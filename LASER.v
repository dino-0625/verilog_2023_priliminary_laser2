==> flow/design.v <==
module LASER (
input CLK,
input RST,
input [3:0] X,
input [3:0] Y,
output reg [3:0] C1X,
output reg [3:0] C1Y,
output reg [3:0] C2X,
output reg [3:0] C2Y,
output DONE);
parameter GETEDATA = 3'b000;
parameter LOOP = 3'b001;
parameter DECIDE_STEP = 3'b010;
parameter CALCULATE = 3'b011;
parameter CALCULATE2 = 3'b100;
parameter FINISH = 3'b101;
reg [1:0] count;
reg turn, changed, arr;  
reg [2:0] state, nextState;
reg [3:0] TX, TY, NX, NY, TX_t, TY_t; 
reg [5:0] num_count, C1Max, C2Max, AllMax, total_no_shadow, total, step, step_end;
reg array [0:15][0:15];
reg array_ [0:255];         
assign DONE = (state == FINISH);
wire arr_with_mask, inshadow, inshadow1, inshadow2,inshadow3, inshadow4, inshadow5, clear, writeable;
wire TX_B1, TX_B2, TX_B3, TX_B4, TX_S1, TX_S2, TX_S3, TX_S4;
wire [4:0] TX_m_NX, TY_m_NY, TX_NX, TY_NY;
assign TX_B4 = (TX >= 4); 
assign TX_B3 = (TX >= 3); 
assign TX_B2 = (TX >= 2); 
assign TX_B1 = (TX >= 1); 
assign TX_S4 = (TX <= 11); 
assign TX_S3 = (TX <= 12); 
assign TX_S2 = (TX <= 13); 
assign TX_S1 = (TX <= 14); 
assign clear = (state == FINISH);                  
assign writeable = (state == GETEDATA);
wire [3:0] TX_plus_4,TX_plus_3 ,TX_plus_2 ,TX_plus_1 ,TX_minus_1,TX_minus_2,TX_minus_3,TX_minus_4,
TY_plus_4 ,TY_plus_3 ,TY_plus_2 ,TY_plus_1 ,TY_minus_1,TY_minus_2,TY_minus_3,TY_minus_4; 
assign TX_plus_4 = TX + 4;
assign TX_plus_3 = TX + 3;
assign TX_plus_2 = TX + 2;
assign TX_plus_1 = TX + 1;
assign TX_minus_1 = TX - 1;
assign TX_minus_2 = TX - 2;
assign TX_minus_3 = TX - 3;
assign TX_minus_4 = TX - 4;
assign TY_plus_4 = TY + 4;
assign TY_plus_3 = TY + 3;
assign TY_plus_2 = TY + 2;
assign TY_plus_1 = TY + 1;
assign TY_minus_1 = TY - 1;
assign TY_minus_2 = TY - 2;
assign TY_minus_3 = TY - 3;
assign TY_minus_4 = TY - 4;
integer i, j;
assign TX_NX = (TX_t - NX);
assign TY_NY = (TY_t - NY);
assign TX_m_NX = (TX_NX[4] ? (~TX_NX + 1) : (TX_NX));
assign TY_m_NY = (TY_NY[4] ? (~TY_NY + 1) : (TY_NY));
assign inshadow1 = ((TX_m_NX) == 4) & (TY_m_NY == 0);
assign inshadow2 = ((TX_m_NX) == 3) & (TY_m_NY <= 2);
assign inshadow3 = ((TX_m_NX) == 2) & (TY_m_NY <= 3);
assign inshadow4 = ((TX_m_NX) == 1) & (TY_m_NY <= 3);
assign inshadow5 = (TX_m_NX == 0)   & ((TY_m_NY) <= 4);
assign inshadow = !(inshadow1 || inshadow2 || inshadow3 || inshadow4 || inshadow5);
assign arr_with_mask = (arr & inshadow);
always@(state, num_count, TX, TY, step)begin
		case(state)
			GETEDATA:begin
				if(num_count == 40 - 1)
					nextState = LOOP;
				else
					nextState = GETEDATA;
			end
			DECIDE_STEP:
				nextState = CALCULATE;
			CALCULATE:begin
				if(step == step_end)
					nextState = LOOP;
				else
					nextState = CALCULATE;
			end
			LOOP:begin
				if((TX == 15) && (TY == 15) && (changed == 0))
					nextState = FINISH;
				else
					nextState = DECIDE_STEP;
			end
			FINISH:
				nextState = GETEDATA;
			default:
				nextState = 0;
		endcase
end
always@(posedge CLK or posedge RST)begin
	if(RST)
		state <= 0;
	else
		state <= nextState;
end
always@(posedge CLK)begin
	if((RST) || (clear == 1))begin
		for(i = 0;i <= 15;i = i + 1)begin
			for(j = 0;j <= 15; j = j+ 1)begin
				array[i][j] <= 0;
			end
		end
	end
	else if(writeable == 1)begin
		for(i = 0;i <= 15;i = i + 1)begin
			for(j = 0;j <= 15; j = j+ 1)begin
				array[i][j] <= array[i][j];
			end
		end
		array[Y][X] <= 1;
	end
	else begin
		for(i = 0;i <= 15;i = i + 1)begin
			for(j = 0;j <= 15; j = j+ 1)begin
				array[i][j] <= array[i][j];
			end
		end
	end
end
always@(posedge CLK)begin
	step <= step + 1;
	if(RST)begin
		NX <= 0;
		NY <= 0;
	end
	else begin
		NX <= NX;
		NY <= NY;
	end
	if(RST || clear)begin
		num_count <= 0;
		total_no_shadow <= 0;
		total <= 0;
		turn <= 0;
		step <= 6'b000000;
		step_end <= 6'b000000;
		changed <= 0;
		TX <= 0;
		TY <= 0;
		C1X <= 0;
		C1Y <= 0;
		C2X <= 0;
		C2Y <= 0;
		AllMax <= 0;
		C2Max <= 0;
		C1Max <= 0;
	end
	else
		case(state)
			GETEDATA:begin
				num_count <= num_count + 1;
				total_no_shadow <= 0;
				total <= 0;
			end
			LOOP:begin
				num_count <= num_count;
				if(((total + C2Max) > AllMax) && (turn == 0))begin
					changed <= 1;
					C1Max <= total_no_shadow;
					C1X <= TX;
					C1Y <= TY;
					AllMax <= (total + C2Max);
				end
				else if(((total + C1Max) >= AllMax) && (turn == 1))begin
					if(((total + C1Max) == AllMax)  && (C2Max < total_no_shadow))begin
						changed <= 1;
						C2Max <= total_no_shadow;
						C2X <= TX;
						C2Y <= TY;
					end
					else if((total + C1Max) == AllMax)begin
						changed <= changed;
						C2Max <= C2Max;
						C2X <= C2X;
						C2Y <= C2Y;
					end
					else begin
						changed <= 1;
						C2Max <= total_no_shadow;
						C2X <= TX;
						C2Y <= TY;
					end
					AllMax <= (total + C1Max);
				end
				else
					changed <= changed;
				if((TX == 15) && (TY == 15))begin
					changed <= 0;
					TX <= 0;
					TY <= 0;
					turn <= ~turn;
					NX <= turn ? C2X : C1X;
					NY <= turn ? C2Y : C1Y;
				end
				else if(TX == 15)begin
					turn <= turn;
					TX <= 0;
					TY <= TY_plus_1;
				end
				else 
					TX <= TX_plus_1;
				total_no_shadow <= 0;
				total <= 0;
			end
			DECIDE_STEP:begin
				num_count <= num_count;
				case(TY)
					3: begin
						case(TX)
							1:step <= 2;
							0:step <= 3;
							default:step <= 1;
						endcase
					end
					2: begin
						case(TX)
							2:step <= 7;
							1:step <= 8;
							0:step <= 9;
							default: step <= 6;
						endcase
					end
					1: begin
						case(TX)
							2:step <= 14;
							1:step <= 15;
							0:step <= 16;
							default:step <= 13;
						endcase
					end
					0: begin
						case(TX)
							3:step <= 21;
							2: step <= 22;
							1: step <= 23;
							0: step <= 24;
							default: step <= 20;
						endcase
					end
					default:
						step <= 0;
				endcase
				case(TY)
					15: step_end <= 28;
					14: step_end <= 35;
					13: step_end <= 42;
					12: step_end <= 47;
					default:
						step_end <= 48;
				endcase
				total_no_shadow <= 0;
				total <= 0;
			end
			CALCULATE:begin
				num_count <= num_count;
				if(arr == 1)
					total_no_shadow <= total_no_shadow + 1;
				else
					total_no_shadow <= total_no_shadow;
				if(arr_with_mask == 1) 
					total <= 1 + total;
				else
					total <= total;
			end
			FINISH:begin
				num_count <= num_count;
				total_no_shadow <= 0;
				total <= 0;
			end
			default:begin
				NX <= NX;
				NY <= NY;
				total_no_shadow <= 0;
				total <= 0;
				num_count <= 0;
			end
		endcase
end
always@(step)begin
		case(step)
			0:begin
				TY_t = TY_minus_4;
				TX_t = TX;
				arr = array[TY_minus_4][TX];
			end
			1:begin
				TY_t = TY_minus_3;
				if(TX_B2)begin
					arr = array[TY_minus_3][TX_minus_2];
					TX_t = TX_minus_2;
				end
				else begin
					arr = 0;
					TX_t = 0;
				end
			end
			2:begin
				TY_t = TY_minus_3;
				if(TX_B1)begin
					arr = array[TY_minus_3][TX_minus_1];
					TX_t = TX_minus_1;
				end
				else begin
					arr = 0;
					TX_t = 0;
				end
			end
			3:begin
				TY_t = TY_minus_3;
				TX_t = TX;
				arr = array[TY_minus_3][TX];
			end
			4:begin
				TY_t = TY_minus_3;
				if(TX_S1)begin
					arr = array[TY_minus_3][TX_plus_1];
					TX_t = TX_plus_1;
				end
				else begin
					arr = 0;
					TX_t = 0;
				end
			end
			5:begin
				TY_t = TY_minus_3;
				if(TX_S2)begin
					TX_t = TX_plus_2;
					arr = array[TY_minus_3][TX_plus_2];
				end
				else begin
					arr = 0;
					TX_t = 0;
				end
			end	
			6:begin
				TY_t = TY_minus_2;
				if(TX_B3) begin
					arr = array[TY_minus_2][TX_minus_3];
					TX_t = TX_minus_3;
				end
				else begin
					arr = 0;
					TX_t = 0;
				end
			end
			7:begin
				TY_t = TY_minus_2;
				if(TX_B2)begin
					arr = array[TY_minus_2][TX_minus_2];
					TX_t = TX_minus_2;
				end
				else begin
					arr = 0;
					TX_t = 0;
				end
			end
			8:begin
				TY_t = TY_minus_2;
				if(TX_B1)begin
					arr = array[TY_minus_2][TX_minus_1];
					TX_t = TX_minus_1;
				end
				else begin
					arr = 0;
					TX_t = 0;
				end
			end
			9:begin
				TY_t = TY_minus_2;
				TX_t = TX;
				arr = array[TY_minus_2][TX];
			end
			10:begin
				TY_t = TY_minus_2;
				if(TX_S1)begin
					arr = array[TY_minus_2][TX_plus_1];
					TX_t = TX_plus_1;
				end
				else begin
					arr = 0;
					TX_t = 0;
				end
			end
			11:begin
				TY_t = TY_minus_2;
				if(TX_S2)begin
					arr = array[TY_minus_2][TX_plus_2];
					TX_t = TX_plus_2;
				end
				else begin
					arr = 0;
					TX_t = 0;
				end
			end
			12:begin
				TY_t = TY_minus_2;
				if(TX_S3)begin
					arr = array[TY_minus_2][TX_plus_3];
					TX_t = TX_plus_3;
				end
				else begin
					arr = 0;
					TX_t = 0;
				end
			end
			13:begin
				TY_t = TY_minus_1;
				if(TX_B3)begin
					arr = array[TY_minus_1][TX_minus_3];
					TX_t = TX_minus_3;
				end
				else begin
					arr = 0;
					TX_t = 0;
				end
			end
			14:begin
				TY_t = TY_minus_1;
				if(TX_B2)begin
					arr = array[TY_minus_1][TX_minus_2];
					TX_t = TX_minus_2;
				end
				else begin
					arr = 0;
					TX_t = 0;
				end
			end
			15:begin
				TY_t = TY_minus_1;
				if(TX_B1)begin
					arr = array[TY_minus_1][TX_minus_1];
					TX_t = TX_minus_1;
				end
				else begin
					arr = 0;
					TX_t = 0;
				end
			end
			16:begin 
				TY_t = TY_minus_1;
				TX_t = TX;
				arr = array[TY_minus_1][TX];
			end
			17:begin
				TY_t = TY_minus_1;
				if(TX_S1)begin
					arr = array[TY_minus_1][TX_plus_1];
					TX_t = TX_plus_1;
				end
				else begin
					arr = 0;
					TX_t = 0;
				end
			end
			18:begin
				TY_t = TY_minus_1;
				if(TX_S2)begin
					arr = array[TY_minus_1][TX_plus_2];
					TX_t = TX_plus_2;
				end
				else begin
					arr = 0;
					TX_t = 0;
				end
			end
			19:begin
				TY_t = TY_minus_1;
				if(TX_S3)begin
					arr = array[TY_minus_1][TX_plus_3];
					TX_t = TX_plus_3;
				end
				else begin
					arr = 0;
					TX_t = 0;
				end
			end
			20:begin 
				TY_t = TY;
				if(TX_B4)begin
					arr = array[TY][TX_minus_4];
					TX_t = TX_minus_4;
				end
				else begin
					arr = 0;
					TX_t = 0;
				end
			end
			21:begin 
				TY_t = TY;
				if(TX_B3)begin
					arr = array[TY][TX_minus_3];
					TX_t = TX_minus_3;
				end
				else begin
					arr = 0;
					TX_t = 0;
				end
			end
			22:begin 
				TY_t = TY;
				if(TX_B2)begin
					arr = array[TY][TX_minus_2];
					TX_t = TX_minus_2;
				end
				else begin
					arr = 0;
					TX_t = 0;
				end
			end
			23:begin 
				TY_t = TY;
				if(TX_B1)begin
					arr = array[TY][TX_minus_1];
					TX_t = TX_minus_1;
				end
				else begin
					arr = 0;
					TX_t = 0;
				end
			end
			24:begin 
				TY_t = TY;
				TX_t = TX;
				arr = array[TY][TX]; 
			end
			25:begin 
				TY_t = TY;
				if(TX_S1)begin
					arr = array[TY][TX_plus_1];
					TX_t = TX_plus_1;
				end
				else begin
					arr = 0;
					TX_t = 0;
				end
			end
			26:begin 
				TY_t = TY;
				if(TX_S2)begin
					arr = array[TY][TX_plus_2];
					TX_t = TX_plus_2;
				end
				else begin
					arr = 0;
					TX_t = 0;
				end
			end
			27:begin 
				TY_t = TY;
				if(TX_S3)begin
					arr = array[TY][TX_plus_3];
					TX_t = TX_plus_3;
				end
				else begin
					arr = 0;
					TX_t = 0;
				end
			end
			28:begin 
				TY_t = TY;
				if(TX_S4)begin
					arr = array[TY][TX_plus_4];
					TX_t = TX_plus_4;
				end
				else begin
					arr = 0;
					TX_t = 0;
				end
			end
			29:begin 
				TY_t = TY_plus_1;
				if(TX_B3)begin
					arr = array[TY_plus_1][TX_minus_3];
					TX_t = TX_minus_3;
				end
				else begin
					arr = 0;
					TX_t = 0;
				end
			end
			30:begin
				TY_t = TY_plus_1;
				if(TX_B2)begin
					arr = array[TY_plus_1][TX_minus_2];
					TX_t = TX_minus_2;
				end
				else begin
					arr = 0;
					TX_t = 0;
				end
			end
			31:begin 
				TY_t = TY_plus_1;
				if(TX_B1)begin
					arr = array[TY_plus_1][TX_minus_1];
					TX_t = TX_minus_1;
				end
				else begin
					arr = 0;
					TX_t = 0;
				end
			end
			32:begin 
				TY_t = TY_plus_1;
				TX_t = TX;
				arr =	array[TY_plus_1][TX]            ;
			end
			33:begin 
				TY_t = TY_plus_1;
				if(TX_S1)begin
					arr = array[TY_plus_1][TX_plus_1];
					TX_t = TX_plus_1;
				end
				else begin
					arr = 0;
					TX_t = 0;
				end
			end
			34:begin 
				TY_t = TY_plus_1;
				if(TX_S2)begin
					arr = array[TY_plus_1][TX_plus_2];
					TX_t = TX_plus_2;
				end
				else begin
					arr = 0;
					TX_t = 0;
				end
			end
			35:begin 
				TY_t = TY_plus_1;
				if(TX_S3)begin
					arr = array[TY_plus_1][TX_plus_3];
					TX_t = TX_plus_3;
				end
				else begin
					arr = 0;
					TX_t = 0;
				end
			end
			36:begin 
				TY_t = TY_plus_2;
				if(TX_B3)begin
					arr = array[TY_plus_2][TX_minus_3];
					TX_t = TX_minus_3;
				end
				else begin
					arr = 0;
					TX_t = 0;
				end
			end
			37:begin 
				TY_t = TY_plus_2;
				if(TX_B2)begin
					arr = array[TY_plus_2][TX_minus_2];
					TX_t = TX_minus_2;
				end
				else begin
					arr = 0;
					TX_t = 0;
				end
			end
			38:begin 
				TY_t = TY_plus_2;
				if(TX_B1)begin
					arr = array[TY_plus_2][TX_minus_1];
					TX_t = TX_minus_1;
				end
				else begin
					arr = 0;
					TX_t = 0;
				end
			end
			39:begin 
				TY_t = TY_plus_2;
				TX_t = TX;
				arr = array[TY_plus_2][TX]; 
			end
			40:begin 
				TY_t = TY_plus_2;
				if(TX_S1)begin
					arr = array[TY_plus_2][TX_plus_1];
					TX_t = TX_plus_1;
				end
				else begin
					arr = 0;
					TX_t = 0;
				end
			end
			41:begin 
				TY_t = TY_plus_2;
				if(TX_S2)begin
					arr = array[TY_plus_2][TX_plus_2];
					TX_t = TX_plus_2;
				end
				else begin
					arr = 0;
					TX_t = 0;
				end
			end
			42:begin 
				TY_t = TY_plus_2;
				if(TX_S3)begin
					arr = array[TY_plus_2][TX_plus_3];
					TX_t = TX_plus_3;
				end
				else begin
					TX_t = 0;
					arr = 0;
				end
			end
			43:begin 
				TY_t = TY_plus_3;
				if(TX_B2)begin
					arr = array[TY_plus_3][TX_minus_2];
					TX_t = TX_minus_2;
				end
				else begin
					arr = 0;
					TX_t = 0;
				end
			end
			44:begin 
				TY_t = TY_plus_3;
				if(TX_B1)begin
					arr = array[TY_plus_3][TX_minus_1];
					TX_t = TX_minus_1;
				end
				else begin
					arr = 0;
					TX_t = 0;
				end
			end
			45:begin 
				TY_t = TY_plus_3;
				TX_t = TX;
				arr = array[TY_plus_3][TX]            ;
			end
			46:begin 
				TY_t = TY_plus_3;
				if(TX_S1)begin
					arr = array[TY_plus_3][TX_plus_1];
					TX_t = TX_plus_1;
				end
				else begin
					arr = 0;
					TX_t = 0;
				end
			end
			47:begin 
				TY_t = TY_plus_3;
				if(TX_S2)begin
					arr = array[TY_plus_3][TX_plus_2];
					TX_t = TX_plus_2;
				end
				else begin
					arr = 0;
					TX_t = 0;
				end
			end
			48:begin 
				TY_t = TY_plus_4;
				TX_t = TX;
				arr = array[TY_plus_4][TX];
			end
			default:begin
				arr = 0;
				TX_t = 0;
				TY_t = 0;
			end
		endcase
end
endmodule
## From RTL to reports: LASER

Tool output for the design above, in the order of the flow.
Line numbers count from 1 in the design file above.
The mark n/a stands for no value.

| inputs | value |
|---|---|
| top module | LASER |
| clock input | CLK |
| cell library | sky130hd |
| corner | tt_025C_1v80 |

## Elaborated design

Counts by Yosys on the flattened word-level netlist (proc, flatten, opt, wreduce; memories kept). Register bits leave out memories and registers merged into their read ports (data or address). Print and check cells are left out.
Memory sizes are those after Yosys's memory passes, which may raise the word count (mostly to a power of two), join words into wider ones and drop unused or constant bits.

| bit counts | value |
|---|---|
| memory cells | 1 |
| output and inout port bits | 17 |
| bits of input ports | 10 |
| bits in registers | 85 |
| word-level cells | 1,635 |
| bits in writable memories | 256 |

| cells by class | value |
|---|---|
| add/sub/neg operators | 76 |
| bitwise logic cells | 147 |
| reduce/logical cells | 46 |
| eq/ne operators | 74 |
| magnitude comparators | 14 |
| muxes and demuxes | 1,258 |

Memory list:

| memory | words | width | RTL line | source |
|---|---|---|---|---|
| array | 256 | 1 | 22 | `reg array [0:15][0:15];` |

Operator list:

| operator | number |
|---|---|
| two-way mux 1 bit | 1,205 |
| adder 8 x 4 -> 8 bit | 50 |
| bitwise OR 1 bit | 135 |
| == test 6 bit with constant B | 18 |
| two-way mux 4 bit | 25 |
| == test 6 x 5 -> 1 bit with constant B | 16 |
| parallel mux 4 bit (select 9 bit) | 2 |
| two-way mux 64 bit | 1 |
| OR reduction 7 bit | 8 |
| parallel mux 1 bit (select 49 bit) | 1 |
| == test 6 x 4 -> 1 bit with constant B | 8 |
| parallel mux 6 bit (select 4 bit) | 2 |
| two-way mux 32 bit | 1 |
| two-way mux 6 bit | 5 |
| == test 6 x 3 -> 1 bit with constant B | 4 |
| two-way mux 8 bit | 3 |
| == test 4 bit with constant B | 5 |
| OR reduction 5 bit | 4 |
| adder 6 x 1 -> 6 bit with constant B | 3 |
| OR reduction 9 bit | 2 |
| adder 4 x 2 -> 4 bit with constant B | 4 |
| subtractor 4 x 2 -> 4 bit with constant B | 4 |
| == test 4 x 2 -> 1 bit with constant B | 4 |
| less-or-equal comparator 4 bit with constant B | 4 |
| parallel mux 4 bit (select 4 bit) | 1 |
| two-way mux 16 bit | 1 |
| parallel mux 4 bit (select 2 bit) | 2 |
| parallel mux 5 bit (select 3 bit) | 1 |

Not listed: further kinds 52, cells in them 96.

## Logic depth

Yosys ltp: most cells in a row. Word level: on the elaborated netlist, between registers, memories and ports. Mapped: between sequential cells and ports; inverters and the memories' decode and read muxes count.

| logic depth | value |
|---|---|
| word-level depth | 15 |
| ABC_AREA | 0 |
| depth in mapped cells | 28 |
| gate-level depth less buffers | 25 |

## Synthesis result

Yosys stat after the flow's synthesis: flattened, memories mapped to cells. It holds for the ABC_AREA given above (unset counts as 0); a run with the other value may have another netlist.
Totals and module areas in this step are rounded.

Cells by type:

| cell | number | total area (µm²) |
|---|---|---|
| sky130_fd_sc_hd__dfxtp_1 | 330 | 6.61E+03 |
| sky130_fd_sc_hd__a22o_1 | 181 | 1,585.27 |
| sky130_fd_sc_hd__mux2i_1 | 121 | 1.21E+03 |
| sky130_fd_sc_hd__nand2_1 | 321 | 1.2E+03 |
| sky130_fd_sc_hd__o21ai_0 | 182 | 910.874 |
| sky130_fd_sc_hd__ha_1 | 70 | 875.84 |
| sky130_fd_sc_hd__a21oi_1 | 139 | 695.667 |
| sky130_fd_sc_hd__nor2_1 | 168 | 630.605 |
| sky130_fd_sc_hd__nand3_1 | 106 | 530.509 |
| sky130_fd_sc_hd__clkbuf_1 | 137 | 514.243 |
| sky130_fd_sc_hd__xnor2_1 | 37 | 324.061 |
| sky130_fd_sc_hd__o211ai_1 | 41 | 307.795 |
| sky130_fd_sc_hd__nor3_1 | 58 | 290.278 |
| sky130_fd_sc_hd__mux4_2 | 12 | 270.259 |
| sky130_fd_sc_hd__edfxtp_1 | 8 | 240.23 |
| sky130_fd_sc_hd__a211oi_1 | 31 | 232.723 |
| sky130_fd_sc_hd__inv_1 | 56 | 210.202 |
| sky130_fd_sc_hd__nand2b_1 | 31 | 193.936 |

Not listed: further types 95, cells in them 562.

| mapped netlist | value |
|---|---|
| buffer cells | 193 |
| sequential part of the area | 6,973 µm² |
| cell area after synthesis | 21,460 µm² |
| mapped flip-flops | 343 |
| standard cells after synthesis | 2,591 |

## Timing after synthesis

Source: OpenSTA report_checks on the synthesized netlist (no wires, ideal clock, input and output delay 20% of the period each), path of least setup slack; recovery checks are left aside. Register names are those of the netlist, which keeps one name where synthesis merged equal registers.

| path after synthesis | value |
|---|---|
| path type | register to register |
| from | register step[0] |
| to | register total[0] |
| library setup time | 0.072 ns |
| path buffers | 2 |
| required time | 8.848 ns |
| time at the first pin | 0.000 ns |
| setup slack | 3.719 ns |
| clock period | 8.92 ns |
| driving pins on the path | 25 |
| arrival | 5.130 ns |
| path delay | 5.202 ns |
| synthesis period reached | 5.201 ns |

"path delay" is the arrival time less input delay plus setup time.
"driving pins on the path" counts driving pins, that of a launching flip-flop among them; a cell with two outputs on the path counts twice.
"synthesis period reached" = period - worst setup slack (recovery checks aside). The figure is calculated, with input and output delays left at 20% of the set period.
The rows between start and end are the longest chain of elaborated cells between them; the timing report does not say that the signal goes this way. Where chains are equally long, one stands for them.
A line is the first line of the expression or statement that the cell stems from. Yosys adds cells for indexed reads and writes and turns some case tables into memories.
A register here has more assigning lines than the two given.

| between the ends, after synthesis | value |
|---|---|
| cells stage by stage | sky130_fd_sc_hd__dfxtp_1 > sky130_fd_sc_hd__inv_1 > sky130_fd_sc_hd__ha_1 > sky130_fd_sc_hd__clkbuf_1 > sky130_fd_sc_hd__clkbuf_1 > sky130_fd_sc_hd__nor2b_1 > sky130_fd_sc_hd__a32oi_1 > sky130_fd_sc_hd__nor2_1 > sky130_fd_sc_hd__or3_1 > sky130_fd_sc_hd__and2_1 > sky130_fd_sc_hd__o22ai_1 > sky130_fd_sc_hd__a21oi_1 > sky130_fd_sc_hd__or4_1 > sky130_fd_sc_hd__ha_1 > sky130_fd_sc_hd__a21o_1 > sky130_fd_sc_hd__a21oi_1 > sky130_fd_sc_hd__nand2b_1 > sky130_fd_sc_hd__xor2_1 > sky130_fd_sc_hd__nor2b_1 > sky130_fd_sc_hd__o32a_1 > sky130_fd_sc_hd__or4_1 > sky130_fd_sc_hd__inv_1 > sky130_fd_sc_hd__a31oi_1 > sky130_fd_sc_hd__nand2_1 > sky130_fd_sc_hd__mux2i_1 |
| length of the longest elaborated chain | 15 |
| elaborated cells on any way between the ends | 94 |
| classes of those cells | 4 x add/sub; 3 x compare; 52 x eq/ne; 5 x mux; 8 x logic; 22 x reduce/logical |

Ends and longest elaborated chain, after synthesis:

| what | RTL line | source |
|---|---|---|
| start: declaration | 21 | `reg [5:0] num_count, C1Max, C2Max, AllMax, total_no_shadow, total, step, step_end;` |
| start: assignment | 127 | `step <= step + 1;` |
| start: assignment | 141 | `step <= 6'b000000;` |
| == test 6 bit | 286 | `case(step)` |
| OR reduction 5 bit | n/a |  |
| parallel mux 4 bit (select 9 bit) | 286 |  |
| subtractor 4 x 4 -> 5 bit | 58 | `assign TY_NY = (TY_t - NY);` |
| inverter 5 bit | 60 | `assign TY_m_NY = (TY_NY[4] ? (~TY_NY + 1) : (TY_NY));` |
| adder 5 x 1 -> 5 bit | 60 |  |
| two-way mux 5 bit | 60 |  |
| less-or-equal comparator 5 x 2 -> 1 bit | 62 | `assign inshadow2 = ((TX_m_NX) == 3) & (TY_m_NY <= 2);` |
| AND 1 bit | 62 |  |
| logical OR 1 bit x4 | 66 | `assign inshadow = !(inshadow1 \|\| inshadow2 \|\| inshadow3 \|\| inshadow4 \|\| inshadow5);` |
| zero test 1 bit | 66 |  |
| AND 1 bit | 67 | `assign arr_with_mask = (arr & inshadow);` |
| end: assignment | 267 | `total <= 1 + total;` |
| end: assignment | 269 | `total <= total;` |
| end: declaration | 21 |  |

## Path in the finished layout

Path of least setup slack in the final report of flow run 1 (OpenROAD, finished layout, wires in). Where an end is a register, its clock arrival counts in the times.

| path post-layout | value |
|---|---|
| path type | register to register |
| from | register TX[1] |
| to | register total_no_shadow[5] |
| path buffers | 7 |
| time at the first pin | 0.56 ns |
| arrival | 6.10 ns |
| library setup time | 0.05 ns |
| driving pins on the path | 24 |
| setup slack | 1.35 ns |
| required time | 7.45 ns |
| clock period | 6.91 ns |

The rows between start and end are the longest chain of elaborated cells between them; the timing report does not say that the signal goes this way. Where chains are equally long, one stands for them.
A memory read counts as a cell of the chain, while the word-level depth stops at memories.
A register here has more assigning lines than the two given.

| between the ends, post-layout | value |
|---|---|
| cells stage by stage | sky130_fd_sc_hd__dfxtp_4 > sky130_fd_sc_hd__clkbuf_16 > sky130_fd_sc_hd__clkinv_16 > sky130_fd_sc_hd__ha_4 > sky130_fd_sc_hd__buf_6 > sky130_fd_sc_hd__buf_4 > sky130_fd_sc_hd__nor2b_1 > sky130_fd_sc_hd__o21ai_2 > sky130_fd_sc_hd__clkbuf_2 > sky130_fd_sc_hd__a22oi_1 > sky130_fd_sc_hd__o221ai_1 > sky130_fd_sc_hd__a211oi_2 > sky130_fd_sc_hd__o211ai_1 > sky130_fd_sc_hd__a211oi_4 > sky130_fd_sc_hd__or2_2 > sky130_fd_sc_hd__buf_2 > sky130_fd_sc_hd__nor3_1 > sky130_fd_sc_hd__a211o_1 > sky130_fd_sc_hd__o41ai_4 > sky130_fd_sc_hd__buf_6 > sky130_fd_sc_hd__a211oi_4 > sky130_fd_sc_hd__buf_4 > sky130_fd_sc_hd__a311o_1 > sky130_fd_sc_hd__nand2_1 |
| length of the longest elaborated chain | 5 |
| elaborated cells on any way between the ends | 107 |
| RTL lines with such cells | 107 |
| classes of those cells | 57 x add/sub; 8 x compare; 41 x mux; 1 x memory |

Ends and longest elaborated chain, post-layout:

| what | RTL line | source |
|---|---|---|
| start: declaration | 20 | `reg [3:0] TX, TY, NX, NY, TX_t, TY_t;` |
| start: assignment | 144 | `TX <= 0;` |
| start: assignment | 207 | `TX <= TX_plus_1;` |
| adder 4 x 2 -> 4 bit | 42 | `assign TX_plus_2 = TX + 2;` |
| adder 8 x 4 -> 8 bit | 759 | `arr = array[TY_plus_3][TX_plus_2];` |
| memory (256 x 1 bit) | 22 | `reg array [0:15][0:15];` |
| two-way mux 1 bit | 758 | `if(TX_S2)begin` |
| parallel mux 1 bit (select 49 bit) | 286 | `case(step)` |
| end: assignment | 263 | `total_no_shadow <= total_no_shadow + 1;` |
| end: assignment | 265 | `total_no_shadow <= total_no_shadow;` |
| end: declaration | 21 | `reg [5:0] num_count, C1Max, C2Max, AllMax, total_no_shadow, total, step, step_end;` |

Memo
Re: implementation data of LASER

Stored flow runs of LASER (2 of them; Yosys, OpenROAD, sky130hd). They differ in their settings and are not a sequence. Constraints: input delay and output delay 20% of the set period each, output load 0.01 pF.
"time used up by the worst setup path" is the time allowed to the run's worst setup path (the clock period less input and output delay, where it has them) less its slack. Clock arrival times count: a late capture clock shortens it, a late launch clock lengthens it.
"total power of the final layout" rests on the timing tool's default activity at the inputs, not on a simulated workload.
Results are given in rounded form.
Among the settings, . means not set for that run.

| run name | period_ns | CORE_UTILIZATION | SETUP_SLACK_MARGIN | PLACE_DENSITY | CORE_ASPECT_RATIO | CORE_MARGIN | CELL_PAD_IN_SITES_GLOBAL_PLACEMENT | GPL_TIMING_DRIVEN | CTS_CLUSTER_DIAMETER | SLEW_MARGIN | CAP_MARGIN | die size (µm²) | time used up by the worst setup path (ns) | kind of the worst setup path | setup slack of the worst path (ns) | total power of the final layout (W) | synthesis area (µm²) | total negative setup slack (ns) | standard-cell area after layout (µm²) |
|---|---|---|---|---|---|---|---|---|---|---|---|---|---|---|---|---|---|---|---|
| flow run 1 | 6.91 | 34 | 1.83 | 0.5 | 0.73 | 10 | 3 | 0 | 94 | 15 | 20 | 73,680 | 5.56 | register to register | 1.351 | 0.005297 | 21,460 | 0.000 | 27,550 |
| flow run 2 | 5.73 | 40 | 1.62 | . | . | 2 | . | . | . | 20 | 20 | 55,510 | 5.14 | register to register | 0.592 | 0.006114 | 21,460 | 0.000 | 27,800 |
